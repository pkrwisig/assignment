==> flow/design.v <==
module axi_pkt # (
parameter packet_length = 8,
parameter DW = 8
)
(
input clk,
input rst,
input [DW-1:0]config_k,
input [7:0]in_data,
input in_valid,
output in_ready,
input in_last,
output [7:0]out_data,
output out_valid,
input out_ready,
output out_last
    );
   function integer log2 (input integer depth);
		begin
			for(log2=0; depth>0; log2=log2+1)
				depth = depth >> 1;
		end
	endfunction
    localparam AW = log2(packet_length) - 1;    
    reg [DW -1:0]mem1[packet_length-1:0];  
    reg [DW -1:0]mem2[packet_length-1:0];  
    reg [DW -1:0]mem3[packet_length-1:0];  
    reg [AW-1:0] ptr1 = 0;
    reg [AW-1:0] ptr2 = 0; 
    reg [AW-1:0] ptr3 = 0;
    reg [7:0]r_out;   
    reg r_valid;
    reg r_last;  
    wire [AW-1 : 0]stop;
    reg r_input_tlast;
    reg count = 1;
    assign  stop = packet_length - config_k;    
    assign out_data = r_out;
    assign out_valid = r_valid;
    assign out_last = r_last; 
    assign in_ready = (rst) ? 1: 0;
     integer i;
    initial begin
    for (i = 0; i < (packet_length); i = i + 1) begin
        mem1[i] = 8'h00; 
        mem2[i] = 8'h00;
        mem3[i] = 8'h00;
    end
    end
    always@(posedge clk)               
    begin 
    if(rst) begin
    mem1[ptr1] <= 0;
    ptr1 <= 0;
    end
    else begin
     if (in_valid) begin
       mem1[ptr1] <= in_data;
       ptr1<=ptr1+1;
       end
        else begin 
        mem1[ptr1] <= mem1[ptr1];
        ptr1<=ptr1; 
        end
        end
    end
     always@(posedge clk)           
    begin 
    if(rst) begin 
    r_input_tlast <= 0;
    ptr3<= 0;
    end
    else begin
    r_input_tlast <= in_last;
   ptr3 <= ptr1;
    end
    end   
    always@(posedge clk)    
    begin
           if(ptr2 >= stop)
           begin
           mem2[ptr2] <= mem1[ptr1];        
           ptr2 <= ptr2 + 1;             
           end
             else begin
             mem2[ptr2] <= mem2[ptr2];
             ptr2 <= 0;
             end
    end
always@(posedge clk)                              
begin
            if (count) begin
            mem3[ptr3] <= mem1 [ptr1];
            count <= 0; 
            end
            else begin
             mem3[ptr3] <= mem1[ptr1] + mem2[ptr2];
            end
      end
    always@(posedge clk)    
    begin
     if (rst) 
    begin
    r_out<= 0;
    r_out <= 0;
    r_out<= 0;
    end
    else begin
         if(in_valid && out_ready) begin
         r_out <= mem3[ptr3];
         r_valid <= 1;
         r_last <= r_input_tlast;
         end
         else begin
         r_out <= r_out;
         r_valid <= 0;
         r_last <= r_last;
         end
    end
    end
endmodule
* Tool chain data of axi_pkt
The steps from the RTL of axi_pkt to its reports follow in flow order.
Line numbers count from 1 in the design file above.
Operators: Yosys type, input widths -> output width; for muxes data width and select width s.
Cell names lack the library's common part.
Not given: -
- Design top :: axi_pkt
- Clock :: clk
- Library :: sky130hd
- Corner :: tt_025C_1v80

* Word level
Source: Yosys, flattened and elaborated, memories not mapped. Widths are those after wreduce. Registers that Yosys merges into a memory's read port (data or address) are not register bits. Print and check cells do not count.
Memory sizes are those after Yosys's memory passes, which may raise the word count (mostly to a power of two), join words into wider ones and drop unused or constant bits.
- Multipliers :: 0
- Multiplexer cells :: 23
- Reductions and logical operators :: 2
- $add $sub $neg :: 4
- Magnitude comparators :: 1
- Divide/modulo/power cells :: 0
- Equality and inequality tests :: 0
- Shifts and indexed selects :: 0
- Bitwise logic cells :: 5
** Operator list (number)
- $mux 8 :: 12
- $mux 1 :: 11
- $add 8x8->8 :: 1
- $add 3x1->3 const B :: 2
- $or 1x1->1 :: 4
- $sub 1x3->3 const A :: 1
- $ge 3x3->1 :: 1
- $reduce_and 2->1 :: 1
- $logic_and 1x1->1 :: 1
- $not 1->1 :: 1
- Bits in latches :: 0
- ROM bits :: 0
- Word-level cells :: 45
- Flip-flop bits (word level) :: 13
- Word width x clocked read ports :: 8
- Output and inout bits :: 11
- Input bits :: 21
- Memories kept :: 3
- RAM bits :: 192
** Memory list
- mem1 :: depth 8, bits a word 8, read ports 1, write ports 1, line 25 : reg [DW -1:0]mem1[packet_length-1:0];
- mem2 :: depth 8, bits a word 8, read ports 1, write ports 1, line 26 : reg [DW -1:0]mem2[packet_length-1:0];
- mem3 :: depth 8, bits a word 8, read ports 1, write ports 1, line 27 : reg [DW -1:0]mem3[packet_length-1:0];

* Longest topological paths
Yosys ltp: most cells in a row. Word level: on the elaborated netlist, between registers, memories and ports. Mapped: between sequential cells and ports; inverters and the memories' decode and read muxes count.
- Depth in word-level cells :: 4
- ABC_AREA :: 0
- Depth in mapped cells :: 15
- Gate-level depth less buffers :: 13

* Netlist
Source: synth_stat.txt of the flow (Yosys; design flattened, memories mapped). It holds for the ABC_AREA given above (unset counts as 0); a run with the other value may have another netlist.
- Area of sequential cells :: 0.006206 mm^2
- Mapped flip-flops :: 213
- Cell count :: 568
- Buffers :: 31
- Mapped area :: 0.0088485 mm^2
** Cell types
- edfxtp_1 :: number 194, area in all 5.83E+03 um^2
- mux4_2 :: number 18, area in all 405.389 um^2
- dfxtp_1 :: number 19, area in all 380.365 um^2
- mux2i_1 :: number 23, area in all 230.221 um^2
- nor2_1 :: number 49, area in all 183.926 um^2
- mux2_2 :: number 15, area in all 168.912 um^2
- ha_1 :: number 13, area in all 162.656 um^2
- a22oi_1 :: number 15, area in all 112.608 um^2
- nand2_1 :: number 26, area in all 97.594 um^2
- nor2b_1 :: number 13, area in all 81.328 um^2
- a21oi_1 :: number 16, area in all 80.077 um^2
- buf_2 :: number 16, area in all 80.077 um^2
- a221oi_1 :: number 9, area in all 78.826 um^2
- and2_1 :: number 11, area in all 68.816 um^2
- a211oi_1 :: number 7, area in all 52.55 um^2
- xnor2_1 :: number 6, area in all 52.55 um^2
- inv_1 :: number 11, area in all 41.29 um^2
- nor3_1 :: number 8, area in all 40.038 um^2
Other cell types: 40; their cells: 99.

* Timing after synthesis
Path of least setup slack by OpenSTA after synthesis, without wires, with an ideal clock, recovery checks aside; 20% of the period is set as input and as output delay. Where synthesis merged equal registers, the netlist keeps one of their names.
- Path type :: reg2reg
- Start :: register ptr2[0]
- End :: memory mem3[0][6]
- Arrival :: 3.112 ns
- Setup time :: 0.309 ns
- Time at the first pin :: 0.000 ns
- Path buffers :: 1
- Slack :: 1.640 ns
- Stages :: 15
- Clock period :: 5.06 ns
- Data required time :: 4.751 ns
- Path delay :: 3.421 ns
- Period reached after synthesis :: 3.42 ns
"path delay" = arrival - input delay + setup time.
"stages" counts driving pins, that of a launching flip-flop among them; a cell with two outputs on the path counts twice.
"period reached after synthesis" = period - worst setup slack (recovery checks aside). The figure is calculated, with input and output delays left at 20% of the set period.
Between the ends stands the longest chain of elaborated cells between them, by number of cells; it is not shown to be the way that was timed. Of several equally long chains one is given.
A line is the first line of the expression or statement that the cell stems from. Yosys adds cells for indexed reads and writes and turns some case tables into memories.
A memory read counts as a cell of the chain, while the word-level depth stops at memories.
- Cells stage by stage :: dfxtp_1 buf_6 inv_2 nor3_1 a22oi_1 and2_1 inv_1 ha_1 inv_1 fa_1 nor2b_1 o21ai_0 a21boi_0 o21a_1 o211ai_1
- Cells in the longest elaborated chain :: 4
- Elaborated cells between the ends (all ways) :: 4
- RTL lines with such cells :: 3
- Classes of those cells :: 1 x add/sub; 2 x mux; 1 x memory
** RTL lines, path after synthesis
- start, declared :: line 29 : reg [AW-1:0] ptr2 = 0;
- start, assigned :: line 83 : ptr2 <= ptr2 + 1;
- start, assigned :: line 87 : ptr2 <= 0;
- $mem_v2 8x8 :: line 26 : reg [DW -1:0]mem2[packet_length-1:0];
- $add 8x8->8 :: line 97 : mem3[ptr3] <= mem1[ptr1] + mem2[ptr2];
- $mux 8 :: line 92 : if (count) begin
- $mux 8
- end, declared :: line 27 : reg [DW -1:0]mem3[packet_length-1:0];

* Worst path after layout
From the final timing report of record 1: the path of least setup slack in the routed layout; clock arrival at registers is part of the times.
- Path type :: reg2reg
- Start :: register ptr2[0]
- End :: memory mem3[6][6]
- Path buffers :: 2
- Time at the first pin :: 0.48 ns
- Data required time :: 4.25 ns
- Setup time :: 0.25 ns
- Slack :: 0.25 ns
- Arrival :: 4.00 ns
- Stages :: 16
- Clock period :: 4.0 ns
Between the ends stands the longest chain of elaborated cells between them, by number of cells; it is not shown to be the way that was timed. Of several equally long chains one is given.
A memory read counts as a cell of the chain, while the word-level depth stops at memories.
- Cells stage by stage :: dfxtp_1 buf_4 nor2b_1 and2_1 a22oi_1 and2_1 inv_1 ha_1 inv_1 fa_1 nor2b_1 o21ai_0 a21boi_0 o21a_1 o211ai_1 buf_4
- Cells in the longest elaborated chain :: 4
- Elaborated cells between the ends (all ways) :: 4
- RTL lines with such cells :: 3
- Classes of those cells :: 1 x add/sub; 2 x mux; 1 x memory
** RTL lines, path post-layout
- start, declared :: line 29 : reg [AW-1:0] ptr2 = 0;
- start, assigned :: line 83 : ptr2 <= ptr2 + 1;
- start, assigned :: line 87 : ptr2 <= 0;
- $mem_v2 8x8 :: line 26 : reg [DW -1:0]mem2[packet_length-1:0];
- $add 8x8->8 :: line 97 : mem3[ptr3] <= mem1[ptr1] + mem2[ptr2];
- $mux 8 :: line 92 : if (count) begin
- $mux 8
- end, declared :: line 27 : reg [DW -1:0]mem3[packet_length-1:0];

Appendix: measured runs

Flow measurements of axi_pkt on sky130hd: 2 stored runs with different settings, listed in no order. Input and output delays are each 20% of the period that was set; the output load is 0.01 pF.

* Record 1
** Files
==> flow/run.sh <==
#!/bin/bash
# the make line also repeats the synthesis and layout settings of config.mk as NAME=value (left out here)
make -C /OpenROAD-flow-scripts/flow DESIGN_CONFIG=/design/flow/config.mk WORK_HOME=/design/flow/orfs CLKGATE_MAP_FILE= finish
==> flow/config.mk <==
export PLATFORM = sky130hd
export DESIGN_NAME = axi_pkt
export DESIGN_NICKNAME = axi_pkt
export VERILOG_FILES = /design/flow/design.v
export SDC_FILE = /design/flow/constraint.sdc
export NUM_CORES = 4
export LEC_CHECK = 0
export ABC_AREA = 0
export CAP_MARGIN = 15
export CORE_MARGIN = 2
export CORE_UTILIZATION = 70
export MAX_ROUTING_LAYER = met4
export MIN_ROUTING_LAYER = met1
export PLACE_DENSITY = 0.84
export SETUP_SLACK_MARGIN = 0.02
export SLEW_MARGIN = 15
==> flow/constraint.sdc <==
create_clock -name core_clock -period 4.0 [get_ports {clk}]
set_input_delay 0.8000 -clock core_clock [delete_from_list [all_inputs] [get_ports {clk}]]
set_output_delay 0.8000 -clock core_clock [all_outputs]
set_load 0.01 [all_outputs]
** Results
- Utilization :: 80.5%
- Worst slack on setup checks :: 0.253 ns
- Smallest hold slack :: 0.406 ns
- Chip area in the Yosys report :: 0.0088485 mm^2
- Total die area :: 0.0135559 mm^2

* Record 2
** Files
==> flow/run.sh <==
#!/bin/bash
# the make line also repeats the synthesis and layout settings of config.mk as NAME=value (left out here)
make -C /OpenROAD-flow-scripts/flow DESIGN_CONFIG=/design/flow/config.mk WORK_HOME=/design/flow/orfs CLKGATE_MAP_FILE= finish
==> flow/config.mk <==
export PLATFORM = sky130hd
export DESIGN_NAME = axi_pkt
export DESIGN_NICKNAME = axi_pkt
export VERILOG_FILES = /design/flow/design.v
export SDC_FILE = /design/flow/constraint.sdc
export NUM_CORES = 4
export LEC_CHECK = 0
export CAP_MARGIN = 30
export CELL_PAD_IN_SITES_GLOBAL_PLACEMENT = 1
export CORE_MARGIN = 2
export CORE_UTILIZATION = 43
export GPL_TIMING_DRIVEN = 1
export MAX_ROUTING_LAYER = met4
export MIN_ROUTING_LAYER = met2
export SETUP_SLACK_MARGIN = -0.42
export SLEW_MARGIN = 20
export TNS_END_PERCENT = 95
==> flow/constraint.sdc <==
create_clock -name core_clock -period 4.18 [get_ports {clk}]
set_input_delay 0.8360 -clock core_clock [delete_from_list [all_inputs] [get_ports {clk}]]
set_output_delay 0.8360 -clock core_clock [all_outputs]
set_load 0.01 [all_outputs]
** Results
- Utilization :: 51.3%
- Worst slack on setup checks :: 0.349 ns
- Smallest hold slack :: 0.412 ns
- Chip area in the Yosys report :: 0.0088485 mm^2
- Total die area :: 0.0217415 mm^2
